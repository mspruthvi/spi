==> flow/design.v <==
`timescale 1ns / 1ps
module multi(sppr,spr,out);
input[2:0] sppr,spr;
output reg [10:0]out;
wire [7:0]res;
wire [3:0]res1,res2;
integer i;
assign res1=sppr+1;
assign res2=spr+1;
assign res=2**res2;					 
always@(*)
begin	
	out=11'b0;
	for(i=0;i<4;i=i+1)
	begin
		if(res1[i]==1)
		begin
			out=out+(res<<i);		 
		end
		else
			out=out;
	end
out = out>>1;
end
endmodule
module baudRate(in,clk,cpol,outs);
input [10:0] in;
input clk,cpol;
output outs;
reg out;
reg i;
reg [10:0] cnt;
always@(posedge clk)
begin
		if(cnt<in-1 && i==0)
			begin	
				out<=1;
				cnt<=cnt+1;
			end
		else if(cnt==in-1 && i==0)
			begin
				i<=1; 
				out<=1;
			end  
		else if(((cnt>0) || (in==1))&& i==1)
			begin
				out<=0;
            if(in==1)
				i<=0;	
				else
				cnt<=cnt-1;
			end
		else
			begin
				i<=0;
				cnt<=0;
			end		
	end
assign outs=cpol?out:~out;
endmodule
module baud_top(sppr,spr,clk,cpol,outs);
input clk,cpol;
input[2:0] sppr,spr;
output outs;
wire [10:0] w;
multi m1(sppr,spr,w);
baudRate b1(w,clk,cpol,outs);
endmodule
Step by step through the tools: baud_top
The steps from the RTL of baud_top to its reports follow in flow order. Lines are those of the file above, counted from 1. Not given: -

Top module: baud_top. Clock: clk. Cell library: sky130hd. Corner: tt_025C_1v80.

After elaboration
Yosys after proc, flatten, opt, wreduce and memory -nomap, before mapping. Memory bits, and registers merged into a memory's read port (data or address), are not among the register bits. Print and check cells are not counted. Equal cells are merged and count once.

For flip-flop bits (word level) the number is 13. Input bits: 8. Word-level cells: 40.

For $add $sub $neg the number is 8. The entry for order comparisons reads 2. The entry for equality and inequality tests reads 5. The figure for shift operators is 1. Under mux-type cells stands 11. For bitwise gates (word level) the number is 3. For reductions and logical operators the number is 7.

Operator list (count): 2-to-1 mux 11 bit (7); less-than comparator 11 x 32 -> 1 bit (1); == test 11 x 32 -> 1 bit (1); subtractor 10 x 1 -> 11 bit with constant B (1); adder 11 x 1 -> 11 bit with constant B (1); subtractor 11 x 1 -> 11 bit with constant B (1); > comparator 11 x 1 -> 1 bit with constant B (1); adder 11 x 10 -> 11 bit (1); adder 11 bit (1); adder 11 x 9 -> 11 bit (1); == test 10 x 1 -> 1 bit with constant B (1); left shift 2 x 4 -> 8 bit with constant A (1); adder 3 x 1 -> 4 bit with constant B (2); 2-to-1 mux 8 bit (1); AND reduction 2 bit (2); logical AND 1 bit (3); inverter 1 bit (3); != test 3 x 1 -> 1 bit with constant B (1); != test 3 x 2 -> 1 bit with constant B (1); 2-to-1 mux 1 bit (3); != test 2 x 1 -> 1 bit with constant B (1); OR reduction 2 bit (1); logical OR 1 bit (1).

Longest topological paths
Depth = most cells in a row (Yosys ltp): at word level without a register or memory, in the mapped netlist without a sequential cell, where the memories' decode and read muxes count.

Depth in word-level cells: 15. For ABC_AREA the number is 0. Under depth in mapped cells stands 34. The figure for mapped depth without buffers is 32.

After synthesis
The flow's flattened synthesis, as Yosys stat reports it; memories are mapped. The netlist is that of the ABC_AREA named above (0 if unset); the other value can give another one.

Cell types: sky130_fd_sc_hd__ha_1 (count 37, total area 462.944 um^2); sky130_fd_sc_hd__edfxtp_1 (count 12, total area 360.346 um^2); sky130_fd_sc_hd__a21oi_1 (count 29, total area 145.139 um^2); sky130_fd_sc_hd__nor3_1 (count 27, total area 135.13 um^2); sky130_fd_sc_hd__nand2_1 (count 31, total area 116.362 um^2); sky130_fd_sc_hd__nor2_1 (count 29, total area 108.854 um^2); sky130_fd_sc_hd__o21ai_0 (count 20, total area 100.096 um^2); sky130_fd_sc_hd__xnor2_1 (count 11, total area 96.342 um^2); sky130_fd_sc_hd__nand3_1 (count 13, total area 65.062 um^2); sky130_fd_sc_hd__inv_1 (count 17, total area 63.811 um^2); sky130_fd_sc_hd__nand2b_1 (count 10, total area 62.56 um^2); sky130_fd_sc_hd__or3_1 (count 10, total area 62.56 um^2); sky130_fd_sc_hd__fa_1 (count 3, total area 60.058 um^2); sky130_fd_sc_hd__mux2i_1 (count 6, total area 60.058 um^2); sky130_fd_sc_hd__a21o_1 (count 6, total area 45.043 um^2); sky130_fd_sc_hd__nand3b_1 (count 6, total area 45.043 um^2); sky130_fd_sc_hd__nor2b_1 (count 7, total area 43.792 um^2); sky130_fd_sc_hd__o32a_1 (count 4, total area 40.038 um^2).

Other cell types: 47; their cells: 93.

For mapped cells the number is 371. Mapped area: 2875.3 um^2. The figure for flip-flop cells is 13. The entry for buffers reads 10.

The figures by module come from a second, unflattened synthesis with its own total; it is not the netlist above.

The figure for cells (unflattened synthesis) is 354. The entry for area total of the unflattened synthesis reads 2803.9 um^2.

Rows give one instance, submodules left out.

Modules: baudRate (instances 1, cells 166, area 1462.7 um^2, sequential area 380.4 um^2); multi (instances 1, cells 188, area 1341.3 um^2, sequential area 0.0 um^2); baud_top (instances 1, cells 0, area 0.0 um^2, sequential area 0.0 um^2).

Timing after synthesis
Source: OpenSTA report_checks on the synthesized netlist (no wires, ideal clock, input and output delay 20% of the period each), path of least setup slack; recovery checks are left aside. Register names are those of the netlist, which keeps one name where synthesis merged equal registers.

Path kind: input -> register. From: input spr[0]. To: register b1.cnt[0]. The figure for period is 10.6 ns. The entry for external input delay reads 2.120 ns. The figure for library setup time is 0.384 ns. Time at the first pin: 2.120 ns. The figure for arrival time is 8.706 ns. Setup slack: 1.510 ns. The entry for path delay reads 6.970 ns. For driving pins on the path the number is 28. For buffers on the path the number is 2. For synthesis period reached the number is 9.09 ns.

"path delay" = arrival - input delay + setup time. "driving pins on the path" counts driving pins, that of a launching flip-flop among them; a cell with two outputs on the path counts twice. "synthesis period reached" is the clock period less the worst setup slack; recovery checks do not enter. This is arithmetic on one report: input and output delays are still those of the set period (20% each). The rows between start and end are the longest chain of elaborated cells between them; the timing report does not say that the signal goes this way. Where chains are equally long, one stands for them. Each line given opens the expression or statement behind the cell; cells for indexed reads and writes are added by Yosys, which also makes memories of some case tables. At most two assigning lines are given for a register; there are more. The path ends at the enable pin of a flip-flop; only ways to that pin are counted.

Cell sequence: sky130_fd_sc_hd__buf_2 sky130_fd_sc_hd__nor3_1 sky130_fd_sc_hd__inv_1 sky130_fd_sc_hd__fa_1 sky130_fd_sc_hd__nor2b_4 sky130_fd_sc_hd__o21a_1 sky130_fd_sc_hd__o21ai_0 sky130_fd_sc_hd__a31o_2 sky130_fd_sc_hd__ha_1 sky130_fd_sc_hd__o21ai_0 sky130_fd_sc_hd__a21oi_1 sky130_fd_sc_hd__nor2_1 sky130_fd_sc_hd__a21oi_1 sky130_fd_sc_hd__inv_1 sky130_fd_sc_hd__ha_1 sky130_fd_sc_hd__a21oi_1 sky130_fd_sc_hd__nor2b_1 sky130_fd_sc_hd__or4_1 sky130_fd_sc_hd__and3_1 sky130_fd_sc_hd__o21ai_0 sky130_fd_sc_hd__nor2b_1 sky130_fd_sc_hd__xnor2_1 sky130_fd_sc_hd__ha_1 sky130_fd_sc_hd__a2111oi_0 sky130_fd_sc_hd__o21ai_0 sky130_fd_sc_hd__clkbuf_1 sky130_fd_sc_hd__and2_4 sky130_fd_sc_hd__a2bb2oi_1. For cells in the longest elaborated chain the number is 14.

Ends and longest elaborated chain, after synthesis: start, declared (line 63) `input[2:0] sppr,spr;`; adder 3 x 1 -> 4 bit (line 9) `assign res2=spr+1;`; left shift 2 x 4 -> 8 bit (line 10) `assign res=2**res2;`; 2-to-1 mux 8 bit (line 16) `if(res1[i]==1)`; adder 11 x 9 -> 11 bit (line 18) `out=out+(res<<i);`; 2-to-1 mux 11 bit (line 16); adder 11 x 10 -> 11 bit (line 18); 2-to-1 mux 11 bit (line 16); adder 11 bit (line 18); 2-to-1 mux 11 bit (line 16); subtractor 10 x 1 -> 11 bit (line 35) `if(cnt<in-1 && i==0)`; less-than comparator 11 x 32 -> 1 bit (line 35); logical AND 1 bit (line 35); != test 2 x 1 -> 1 bit; AND reduction 2 bit; end, assigned (line 38) `cnt<=cnt+1;`; end, assigned (line 51) `cnt<=cnt-1;`; end, declared (line 32) `reg [10:0] cnt;`.

Timing after layout
Path of least setup slack in the final report of entry A (OpenROAD, finished layout, wires in). Where an end is a register, its clock arrival counts in the times.

Path kind: input -> register. From: input spr[0]. To: register b1.cnt[4]. The figure for period is 13.4 ns. The entry for external input delay reads 2.68 ns. The figure for library setup time is 0.36 ns. Time at the first pin: 2.68 ns. The figure for arrival time is 10.30 ns. Setup slack: 2.97 ns. For driving pins on the path the number is 28. For buffers on the path the number is 2.

The rows between start and end are the longest chain of elaborated cells between them; the timing report does not say that the signal goes this way. Where chains are equally long, one stands for them. At most two assigning lines are given for a register; there are more. The path ends at the enable pin of a flip-flop; only ways to that pin are counted.

Cell sequence: sky130_fd_sc_hd__clkdlybuf4s50_1 sky130_fd_sc_hd__nor3_1 sky130_fd_sc_hd__inv_1 sky130_fd_sc_hd__fa_1 sky130_fd_sc_hd__nor2b_4 sky130_fd_sc_hd__o21a_1 sky130_fd_sc_hd__o21ai_0 sky130_fd_sc_hd__a31o_2 sky130_fd_sc_hd__ha_1 sky130_fd_sc_hd__o21ai_0 sky130_fd_sc_hd__a21oi_1 sky130_fd_sc_hd__nor2_1 sky130_fd_sc_hd__a21oi_1 sky130_fd_sc_hd__inv_1 sky130_fd_sc_hd__ha_1 sky130_fd_sc_hd__a21oi_1 sky130_fd_sc_hd__nor2b_1 sky130_fd_sc_hd__or4_1 sky130_fd_sc_hd__and3_1 sky130_fd_sc_hd__o21ai_0 sky130_fd_sc_hd__nor2b_1 sky130_fd_sc_hd__xnor2_1 sky130_fd_sc_hd__ha_1 sky130_fd_sc_hd__a2111oi_0 sky130_fd_sc_hd__o21ai_0 sky130_fd_sc_hd__buf_4 sky130_fd_sc_hd__and2_4 sky130_fd_sc_hd__a2bb2oi_2. For cells in the longest elaborated chain the number is 14.

Ends and longest elaborated chain, post-layout: start, declared (line 63) `input[2:0] sppr,spr;`; adder 3 x 1 -> 4 bit (line 9) `assign res2=spr+1;`; left shift 2 x 4 -> 8 bit (line 10) `assign res=2**res2;`; 2-to-1 mux 8 bit (line 16) `if(res1[i]==1)`; adder 11 x 9 -> 11 bit (line 18) `out=out+(res<<i);`; 2-to-1 mux 11 bit (line 16); adder 11 x 10 -> 11 bit (line 18); 2-to-1 mux 11 bit (line 16); adder 11 bit (line 18); 2-to-1 mux 11 bit (line 16); subtractor 10 x 1 -> 11 bit (line 35) `if(cnt<in-1 && i==0)`; less-than comparator 11 x 32 -> 1 bit (line 35); logical AND 1 bit (line 35); != test 2 x 1 -> 1 bit; AND reduction 2 bit; end, assigned (line 38) `cnt<=cnt+1;`; end, assigned (line 51) `cnt<=cnt-1;`; end, declared (line 32) `reg [10:0] cnt;`.

==> results <==
2 stored runs of baud_top in the flow (synthesis by Yosys, layout by OpenROAD, sky130hd cells), in arbitrary order. Constraints: input delay and output delay 20% of the set period each, output load 0.01 pF. "reached clock period": clock period set for the run, less the worst setup slack. It is reckoned from that one timing run; input and output delays stay at 20% of the period that was set. "critical path time" = time allowed to the worst setup path (clock period - input delay - output delay, where it has them) - its slack; a late launch clock adds to it, a late capture clock takes from it. "total power of the final layout" is the tool's figure for a default switching activity; nothing was simulated.

Files of entry A:
==> flow/run.sh <==
#!/bin/bash
# the make line also repeats the synthesis and layout settings of config.mk as NAME=value (left out here)
make -C /OpenROAD-flow-scripts/flow DESIGN_CONFIG=/design/flow/config.mk WORK_HOME=/design/flow/orfs CLKGATE_MAP_FILE= finish
==> flow/config.mk <==
export PLATFORM = sky130hd
export DESIGN_NAME = baud_top
export DESIGN_NICKNAME = baud_top
export VERILOG_FILES = /design/flow/design.v
export SDC_FILE = /design/flow/constraint.sdc
export NUM_CORES = 4
export LEC_CHECK = 0
export CAP_MARGIN = 20
export CORE_MARGIN = 2
export CORE_UTILIZATION = 40
export SLEW_MARGIN = 20
==> flow/constraint.sdc <==
create_clock -name core_clock -period 13.4 [get_ports {clk}]
set_input_delay 2.6800 -clock core_clock [delete_from_list [all_inputs] [get_ports {clk}]]
set_output_delay 2.6800 -clock core_clock [all_outputs]
set_load 0.01 [all_outputs]

Results of entry A. The Yosys chip area after synthesis comes to 2875.3 um^2. The critical path time stands at 7.75 ns. Kind of the worst setup path: input -> register. For the utilization in the final report the run shows 0.451. The measured standard-cell area after layout is 3099.2 um^2. The total power of the final layout is 0.3831 mW. The measured smallest setup slack is 2.974 ns. For the worst-case hold slack the run shows 0.490 ns. The reached clock period reads 10.426 ns. The total negative slack on setup checks reads 0.000 ns. The die area is 7881.9 um^2.

Files of entry B:
==> flow/run.sh <==
#!/bin/bash
# the make line also repeats the synthesis and layout settings of config.mk as NAME=value (left out here)
make -C /OpenROAD-flow-scripts/flow DESIGN_CONFIG=/design/flow/config.mk WORK_HOME=/design/flow/orfs CLKGATE_MAP_FILE= finish
==> flow/config.mk <==
export PLATFORM = sky130hd
export DESIGN_NAME = baud_top
export DESIGN_NICKNAME = baud_top
export VERILOG_FILES = /design/flow/design.v
export SDC_FILE = /design/flow/constraint.sdc
export NUM_CORES = 4
export LEC_CHECK = 0
export CAP_MARGIN = 35
export CORE_MARGIN = 2
export CORE_UTILIZATION = 17
export CTS_CLUSTER_DIAMETER = 156
export CTS_CLUSTER_SIZE = 86
export GPL_ROUTABILITY_DRIVEN = 0
export MAX_ROUTING_LAYER = met5
export PLACE_DENSITY_LB_ADDON = 0.17
export SETUP_SLACK_MARGIN = -0.82
export SLEW_MARGIN = 20
==> flow/constraint.sdc <==
create_clock -name core_clock -period 17.4 [get_ports {clk}]
set_input_delay 3.4800 -clock core_clock [delete_from_list [all_inputs] [get_ports {clk}]]
set_output_delay 3.4800 -clock core_clock [all_outputs]
set_load 0.01 [all_outputs]

Results of entry B. The Yosys chip area after synthesis comes to 2875.3 um^2. The critical path time stands at 7.78 ns. Kind of the worst setup path: input -> register. For the utilization in the final report the run shows 0.199. The measured standard-cell area after layout is 3291.9 um^2. The total power of the final layout is 0.3158 mW. The measured smallest setup slack is 6.144 ns. For the worst-case hold slack the run shows 0.504 ns. The reached clock period reads 11.256 ns. The total negative slack on setup checks reads 0.000 ns. The die area is 17969.4 um^2.
